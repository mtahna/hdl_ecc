==> flow/design.v <==
module ecc_dec (
    input  wire                  clk         ,  
    input  wire                  rstn        ,  
    input  wire [63:0]           data_in     ,  
    input  wire [ 7:0]           ecc_in      ,  
    output reg  [63:0]           data_out    ,  
    output reg  [ 1:0]           err_sts_out    
);
localparam DATA_WIDTH   = 64 ;
localparam ECC_WIDTH    = 8  ;
localparam DATAECC_WIDTH = DATA_WIDTH + ECC_WIDTH;
localparam PARITY_WIDTH = ECC_WIDTH - 1;
reg  [DATA_WIDTH   -1:0] data_in_1t     ;
reg  [ECC_WIDTH    -1:0] ecc_in_1t      ;
reg                      secded         ;
wire [ECC_WIDTH    -1:0] ecc_enc_out    ;
wire [PARITY_WIDTH -1:0] correct_bitnum ;
wire                     single_biterr  ; 
wire [DATAECC_WIDTH-1:0] ecc_bitmap     ;
wire [DATAECC_WIDTH-1:0] correct_bitmap ;
wire [DATA_WIDTH   -1:0] correct_data   ; 
wire                     ecc_biterr     ; 
wire [1:0]               err_sts        ;
always @(posedge clk or negedge rstn) begin
    if (!rstn) begin
        data_in_1t <= {DATA_WIDTH{1'b0}};
        ecc_in_1t  <= {ECC_WIDTH{1'b0}};
        secded     <= 1'b0;
    end else begin
        data_in_1t <= data_in;
        ecc_in_1t  <= ecc_in;
        secded     <= (^ data_in) ^ (^ ecc_in[6:0]);
    end
end
ecc_enc u_ecc_enc (
    .clk       (clk          ),  
    .rstn      (rstn         ),  
    .data_in   (data_in      ),  
    .data_out  (    ),  
    .ecc_out   (ecc_enc_out  )   
);
assign correct_bitnum = ecc_in_1t[6:0] ^ ecc_enc_out[6:0];
assign single_biterr  = ecc_in_1t[7] ^ secded;
assign ecc_bitmap[    0] = 1'b0             ;  
assign ecc_bitmap[    1] = ecc_in_1t[0]     ;  
assign ecc_bitmap[    2] = ecc_in_1t[1]     ;  
assign ecc_bitmap[    3] = data_in_1t[    0];
assign ecc_bitmap[    4] = ecc_in_1t[2]     ;  
assign ecc_bitmap[ 7: 5] = data_in_1t[ 3: 1];
assign ecc_bitmap[    8] = ecc_in_1t[3]     ;  
assign ecc_bitmap[15: 9] = data_in_1t[10: 4];
assign ecc_bitmap[   16] = ecc_in_1t[4]     ;  
assign ecc_bitmap[31:17] = data_in_1t[25:11];
assign ecc_bitmap[   32] = ecc_in_1t[5]     ;  
assign ecc_bitmap[63:33] = data_in_1t[56:26];
assign ecc_bitmap[   64] = ecc_in_1t[6]     ;  
assign ecc_bitmap[DATAECC_WIDTH-1:65] = data_in_1t[DATA_WIDTH-1:57];
generate
    genvar v_bm;
    for(v_bm=0; v_bm<DATAECC_WIDTH; v_bm=v_bm+1) begin : g_correct_bitmap
        assign correct_bitmap[v_bm] = (correct_bitnum == v_bm) ? ~ecc_bitmap[v_bm] : ecc_bitmap[v_bm];
    end
endgenerate
assign correct_data[    0] = correct_bitmap[    3];
assign correct_data[ 3: 1] = correct_bitmap[ 7: 5];
assign correct_data[10: 4] = correct_bitmap[15: 9];
assign correct_data[25:11] = correct_bitmap[31:17];
assign correct_data[56:26] = correct_bitmap[63:33];
assign correct_data[DATA_WIDTH-1:57] = correct_bitmap[DATAECC_WIDTH-1:65];
assign ecc_biterr = (correct_bitnum ==  7'd1)
                  | (correct_bitnum ==  7'd2)
                  | (correct_bitnum ==  7'd4)
                  | (correct_bitnum ==  7'd8)
                  | (correct_bitnum == 7'd16)
                  | (correct_bitnum == 7'd32)
                  | (correct_bitnum == 7'd64);
assign err_sts = ( {single_biterr, correct_bitnum} == {1'b0, {7{1'b0}}} ) ? 2'b00 :  
                 ( {single_biterr, ecc_biterr} == {1'b1, 1'b0}          ) ? 2'b01 :  
                 ( {single_biterr, ecc_biterr} == {1'b1, 1'b1}          ) ? 2'b10 :  
                                                                            2'b11 ;  
always @(posedge clk or negedge rstn) begin
    if (!rstn) begin
        data_out    <= {DATA_WIDTH{1'b0}};
        err_sts_out <= {2{1'b0}};
    end else begin
        data_out    <= (err_sts == 2'b01) ? correct_data : data_in_1t;
        err_sts_out <= err_sts;
    end
end
endmodule
module ecc_enc (
    input  wire                  clk       ,  
    input  wire                  rstn      ,  
    input  wire [63:0]           data_in   ,  
    output reg  [63:0]           data_out  ,  
    output reg  [ 7:0]           ecc_out      
);
localparam DATA_WIDTH   = 64 ;
localparam ECC_WIDTH    = 8  ;
localparam DATAECC_WIDTH = DATA_WIDTH + ECC_WIDTH;
localparam PARITY_WIDTH = ECC_WIDTH - 1;
wire [DATAECC_WIDTH-1:0]              bitmap      ;
wire [PARITY_WIDTH*DATAECC_WIDTH-1:0] mask        ;
wire [PARITY_WIDTH -1:0]              even_parity ;
wire                                  secded      ;
assign bitmap[    0] = 1'b0          ;  
assign bitmap[    1] = 1'b0          ;  
assign bitmap[    2] = 1'b0          ;  
assign bitmap[    3] = data_in[    0];
assign bitmap[    4] = 1'b0          ;  
assign bitmap[ 7: 5] = data_in[ 3: 1];
assign bitmap[    8] = 1'b0          ;  
assign bitmap[15: 9] = data_in[10: 4];
assign bitmap[   16] = 1'b0          ;  
assign bitmap[31:17] = data_in[25:11];
assign bitmap[   32] = 1'b0          ;  
assign bitmap[63:33] = data_in[56:26];
assign bitmap[   64] = 1'b0          ;  
assign bitmap[DATAECC_WIDTH-1:65] = data_in[DATA_WIDTH-1:57];
generate
    genvar v_pa, v_dt;
    for(v_pa=0; v_pa<PARITY_WIDTH; v_pa=v_pa+1) begin : g_pa_mask
        for(v_dt=0; v_dt<DATAECC_WIDTH; v_dt=v_dt+1) begin : g_dt_mask
            assign mask[v_pa*DATAECC_WIDTH + v_dt] = ((v_dt % (2**(v_pa+1))) >=  (2**(v_pa))) ? 1'b1 : 1'b0 ;
        end
    end
    for(v_pa=0; v_pa<PARITY_WIDTH; v_pa=v_pa+1) begin : g_parity
        assign even_parity[v_pa] = ^(bitmap & mask[(v_pa+1)*DATAECC_WIDTH-1:v_pa*DATAECC_WIDTH]);
    end
endgenerate
assign secded = (^data_in) ^ (^even_parity);
always @(posedge clk or negedge rstn) begin
    if (!rstn) begin
        data_out <= {DATA_WIDTH{1'b0}};
        ecc_out  <= {ECC_WIDTH{1'b0}};
    end else begin
        data_out <= data_in;
        ecc_out  <= {secded, even_parity};
    end
end
endmodule
* Step by step through the tools: ecc_dec
The steps from the RTL of ecc_dec to its reports follow in flow order.
Lines are those of the file above, counted from 1.
Library cell names are shortened.
The mark - stands for no value.
- Top :: ecc_dec
- Clock input :: clk
- Standard-cell library :: sky130hd
- Library corner :: tt_025C_1v80

* Word-level counts
Source: Yosys, flattened and elaborated, memories not mapped. Widths are those after wreduce; folded enables and synchronous resets count as part of the registers. Registers that Yosys merges into a memory's read port (data or address) are not register bits. Print and check cells do not count. Equal cells are merged and count once.
- Input bits :: 74
- Cells after elaboration :: 231
- Output and inout port bits :: 66
- Register bits :: 146
- Multiplexer cells :: 68
- Reductions and logical operators :: 10
- Bitwise logic cells :: 73
- Equality and inequality tests :: 74
** Operators with widths (count)
- 72-bit XOR reduction :: 7
- 7-bit by 6-bit equality test with 1-bit output (second input constant) :: 32
- 7-bit by 5-bit equality test with 1-bit output (second input constant) :: 16
- 1-bit two-way mux :: 65
- 1-bit inverter :: 64
- 64-bit XOR reduction :: 1
- 64-bit two-way mux :: 1
- 7-bit by 4-bit equality test with 1-bit output (second input constant) :: 8
- 7-bit equality test (second input constant) :: 8
- 7-bit by 3-bit equality test with 1-bit output (second input constant) :: 4
- 7-bit by 2-bit equality test with 1-bit output (second input constant) :: 2
- 8-bit logical NOT :: 1
- 7-bit by 1-bit equality test with 1-bit output (second input constant) :: 1
- 7-bit XOR :: 1
- 7-bit XOR reduction :: 1
- 1-bit OR :: 6
- 2-bit equality test (second input constant) :: 2
- 2-bit two-way mux :: 2
- 1-bit XOR :: 2
- 2-bit by 1-bit equality test with 1-bit output (second input constant) :: 1

* Logic depth
Yosys ltp: most cells in a row. Word level: on the elaborated netlist, between registers, memories and ports. Mapped: between sequential cells and ports; inverters and the memories' decode and read muxes count.
- Depth after elaboration :: 14
- ABC_AREA :: 0
- Mapped depth :: 6
- Mapped depth without buffers :: 5

* Mapped cells and area
The flow's flattened synthesis, as Yosys stat reports it; memories are mapped. The netlist is that of the ABC_AREA named above (0 if unset); the other value can give another one.
- Mapped cells :: 468
- Buffer cells :: 4
- Flip-flops :: 146
- Synthesis area :: 0.006306 mm²
- Sequential part of the area :: 0.0036535 mm²
** Cells by type
- dfrtp_1 :: count 146, total area 3.65E+03 µm²
- xnor2_1 :: count 166, total area 1.45E+03 µm²
- nand2_1 :: count 69, total area 258.998 µm²
- xnor3_1 :: count 11, total area 247.738 µm²
- xor2_1 :: count 21, total area 183.926 µm²
- xor2_2 :: count 4, total area 65.062 µm²
- nor2_1 :: count 17, total area 63.811 µm²
- nor4b_4 :: count 2, total area 47.546 µm²
- xor3_1 :: count 2, total area 47.546 µm²
- xnor2_2 :: count 2, total area 32.531 µm²
- xnor2_4 :: count 1, total area 27.526 µm²
- xor3_4 :: count 1, total area 27.526 µm²
- nand2b_1 :: count 4, total area 25.024 µm²
- xnor3_2 :: count 1, total area 23.773 µm²
- nor4_4 :: count 1, total area 21.27 µm²
- buf_2 :: count 4, total area 20.019 µm²
- a21oi_1 :: count 3, total area 15.014 µm²
- nor3b_2 :: count 1, total area 12.512 µm²
Other cell types: 10; their cells: 12.
By module: a second synthesis without flattening, with its own total; a netlist apart from the flattened one above.
- Cells (unflattened synthesis) :: 593
- Area (unflattened synthesis) :: 0.0084844 mm²
Rows give one instance, submodules left out.
** By module
- ecc_dec :: area 0.0053389 mm², times used 1, cells 399, sequential area 0.0034783 mm²
- ecc_enc :: area 0.0031455 mm², times used 1, cells 194, sequential area 0.0018017 mm²

* Path before layout
Path of least setup slack by OpenSTA after synthesis, without wires, with an ideal clock, recovery checks aside; 20% of the period is set as input and as output delay. Where synthesis merged equal registers, the netlist keeps one of their names.
- Kind :: in2reg
- From :: input port data_in[24]
- To :: register secded
- Required time :: 4.346 ns
- Delay of the path :: 1.555 ns
- Setup time :: 0.134 ns
- Arrival time :: 2.317 ns
- Buffers on the path :: 0
- Launch time at the first pin :: 0.896 ns
- Path slack :: 2.029 ns
- Input delay :: 0.896 ns
- Stages on the path :: 5
- Clock period :: 4.48 ns
- Synthesis period reached :: 2.451 ns
"delay of the path" is the arrival time less input delay plus setup time.
"stages on the path" counts driving pins, that of a launching flip-flop among them; a cell with two outputs on the path counts twice.
"synthesis period reached" = period - worst setup slack (recovery checks aside). The figure is calculated, with input and output delays left at 20% of the set period.
Between the ends stands the longest chain of elaborated cells between them, by number of cells; it is not shown to be the way that was timed. Of several equally long chains one is given.
Each line given opens the expression or statement behind the cell; cells for indexed reads and writes are added by Yosys, which also makes memories of some case tables.
- Cells stage by stage :: xor2_2 > xnor3_2 > xnor3_1 > xnor3_1 > xnor3_1
- Length of the longest elaborated chain :: 2
- Elaborated cells on any way between the ends :: 2
- Classes of those cells :: 1 x logic; 1 x reduce/logical
** Ends and longest elaborated chain, post-synthesis
- start, declared :: line 4 : input  wire [63:0]           data_in     ,
- 64-bit XOR reduction :: line 32 : secded     <= (^ data_in) ^ (^ ecc_in[6:0]);
- 1-bit XOR :: line 32
- end, assigned :: line 28 : secded     <= 1'b0;
- end, assigned :: line 32
- end, declared :: line 15 : reg                      secded         ;

* Worst path after layout
Path of least setup slack in the final report of job 1 (OpenROAD, finished layout, wires in). Where an end is a register, its clock arrival counts in the times.
- Kind :: reg2reg
- From :: register ecc_in_1t[2]
- To :: register data_out[37]
- Clock period :: 1.69 ns
- Buffers on the path :: 3
- Required time :: 2.00 ns
- Launch time at the first pin :: 0.42 ns
- Setup time :: 0.11 ns
- Path slack :: -0.15 ns
- Stages on the path :: 9
- Arrival time :: 2.15 ns
Between the ends stands the longest chain of elaborated cells between them, by number of cells; it is not shown to be the way that was timed. Of several equally long chains one is given.
- Cells stage by stage :: dfrtp_2 > xor2_2 > nor4_4 > buf_4 > nor4b_4 > buf_6 > buf_12 > nand2_2 > xnor2_2
- Length of the longest elaborated chain :: 14
- Elaborated cells on any way between the ends :: 24
- Classes of those cells :: 11 x eq/ne; 5 x mux; 7 x logic; 1 x reduce/logical
** Ends and longest elaborated chain, after layout
- start, declared :: line 14 : reg  [ECC_WIDTH    -1:0] ecc_in_1t      ;
- start, assigned :: line 27 : ecc_in_1t  <= {ECC_WIDTH{1'b0}};
- start, assigned :: line 31 : ecc_in_1t  <= ecc_in;
- 7-bit XOR :: line 42 : assign correct_bitnum = ecc_in_1t[6:0] ^ ecc_enc_out[6:0];
- 7-bit by 1-bit equality test with 1-bit output :: line 70 : assign ecc_biterr = (correct_bitnum ==  7'd1)
- 1-bit OR x6 :: line 70
- 2-bit equality test :: line 79 : ( {single_biterr, ecc_biterr} == {1'b1, 1'b1}          ) ? 2'b10 :
- 1-bit two-way mux :: line 79
- 2-bit two-way mux :: line 78 : ( {single_biterr, ecc_biterr} == {1'b1, 1'b0}          ) ? 2'b01 :
- 2-bit two-way mux :: line 77 : assign err_sts = ( {single_biterr, correct_bitnum} == {1'b0, {7{1'b0}}} ) ? 2'b00 :
- 2-bit by 1-bit equality test with 1-bit output :: line 86 : data_out    <= (err_sts == 2'b01) ? correct_data : data_in_1t;
- 64-bit two-way mux :: line 86
- end, assigned :: line 83 : data_out    <= {DATA_WIDTH{1'b0}};
- end, assigned :: line 86
- end, declared :: line 6 : output reg  [63:0]           data_out    ,

Add stored flow runs of ecc_dec

ecc_dec through Yosys and OpenROAD on sky130hd: 2 stored runs, unordered, with their settings and measured results. The constraints put input and output delay at 20% of the set period each and load the outputs with 0.01 pF.
"reached clock period": clock period set for the run, less the worst setup slack. It is reckoned from that one timing run; input and output delays stay at 20% of the period that was set.
"time on the worst setup path": the worst setup path's part of the clock period (all of it between registers, 20% less for each end at a port) less its slack. A launch clock that arrives late makes it longer, a capture clock that arrives late makes it shorter.
By "total power of the final layout" is meant OpenSTA's value without simulated activity: inputs other than the clock are taken to toggle once in ten clock periods, and the tool carries that through the logic.

** Job 1
- Settings :: period_ns=1.69; CORE_UTILIZATION=18; CORE_ASPECT_RATIO=1.22; CORE_MARGIN=7; CELL_PAD_IN_SITES_GLOBAL_PLACEMENT=1; TNS_END_PERCENT=55; GPL_ROUTABILITY_DRIVEN=1; CTS_CLUSTER_DIAMETER=272; CAP_MARGIN=15; MAX_ROUTING_LAYER=met5; SLEW_MARGIN=20
- Die outline area :: 0.040497 mm²
- Standard-cell area after layout :: 0.0109655 mm²
- Setup TNS :: -4.898 ns
- Setup slack of the critical path :: -0.150 ns
- Chip area in the Yosys report :: 0.006306 mm²
- Total power of the final layout :: 0.014183 W
- Final worst hold slack :: 0.096 ns
- Reached clock period :: 1.840 ns
- Utilization of the finished layout :: 31.8%
- Time on the worst setup path :: 1.84 ns
- Kind of the worst setup path :: reg2reg

** Job 2
- Settings :: period_ns=1.32; CORE_UTILIZATION=45; SETUP_SLACK_MARGIN=-0.07; PLACE_DENSITY=0.45; ABC_AREA=0; GPL_ROUTABILITY_DRIVEN=1; CTS_CLUSTER_SIZE=22; CTS_CLUSTER_DIAMETER=201; CAP_MARGIN=10; SLEW_MARGIN=35; MAX_ROUTING_LAYER=met4; CORE_MARGIN=2
- Setup slack of the critical path :: -0.626 ns
- Reached clock period :: 1.946 ns
- Total power of the final layout :: 0.018664 W
- Final worst hold slack :: 0.007 ns
- Setup TNS :: -32.527 ns
- Standard-cell area after layout :: 0.0114535 mm²
- Chip area in the Yosys report :: 0.006306 mm²
- Die outline area :: 0.0149769 mm²
- Utilization of the finished layout :: 83.2%
- Time on the worst setup path :: 1.95 ns
- Kind of the worst setup path :: reg2reg
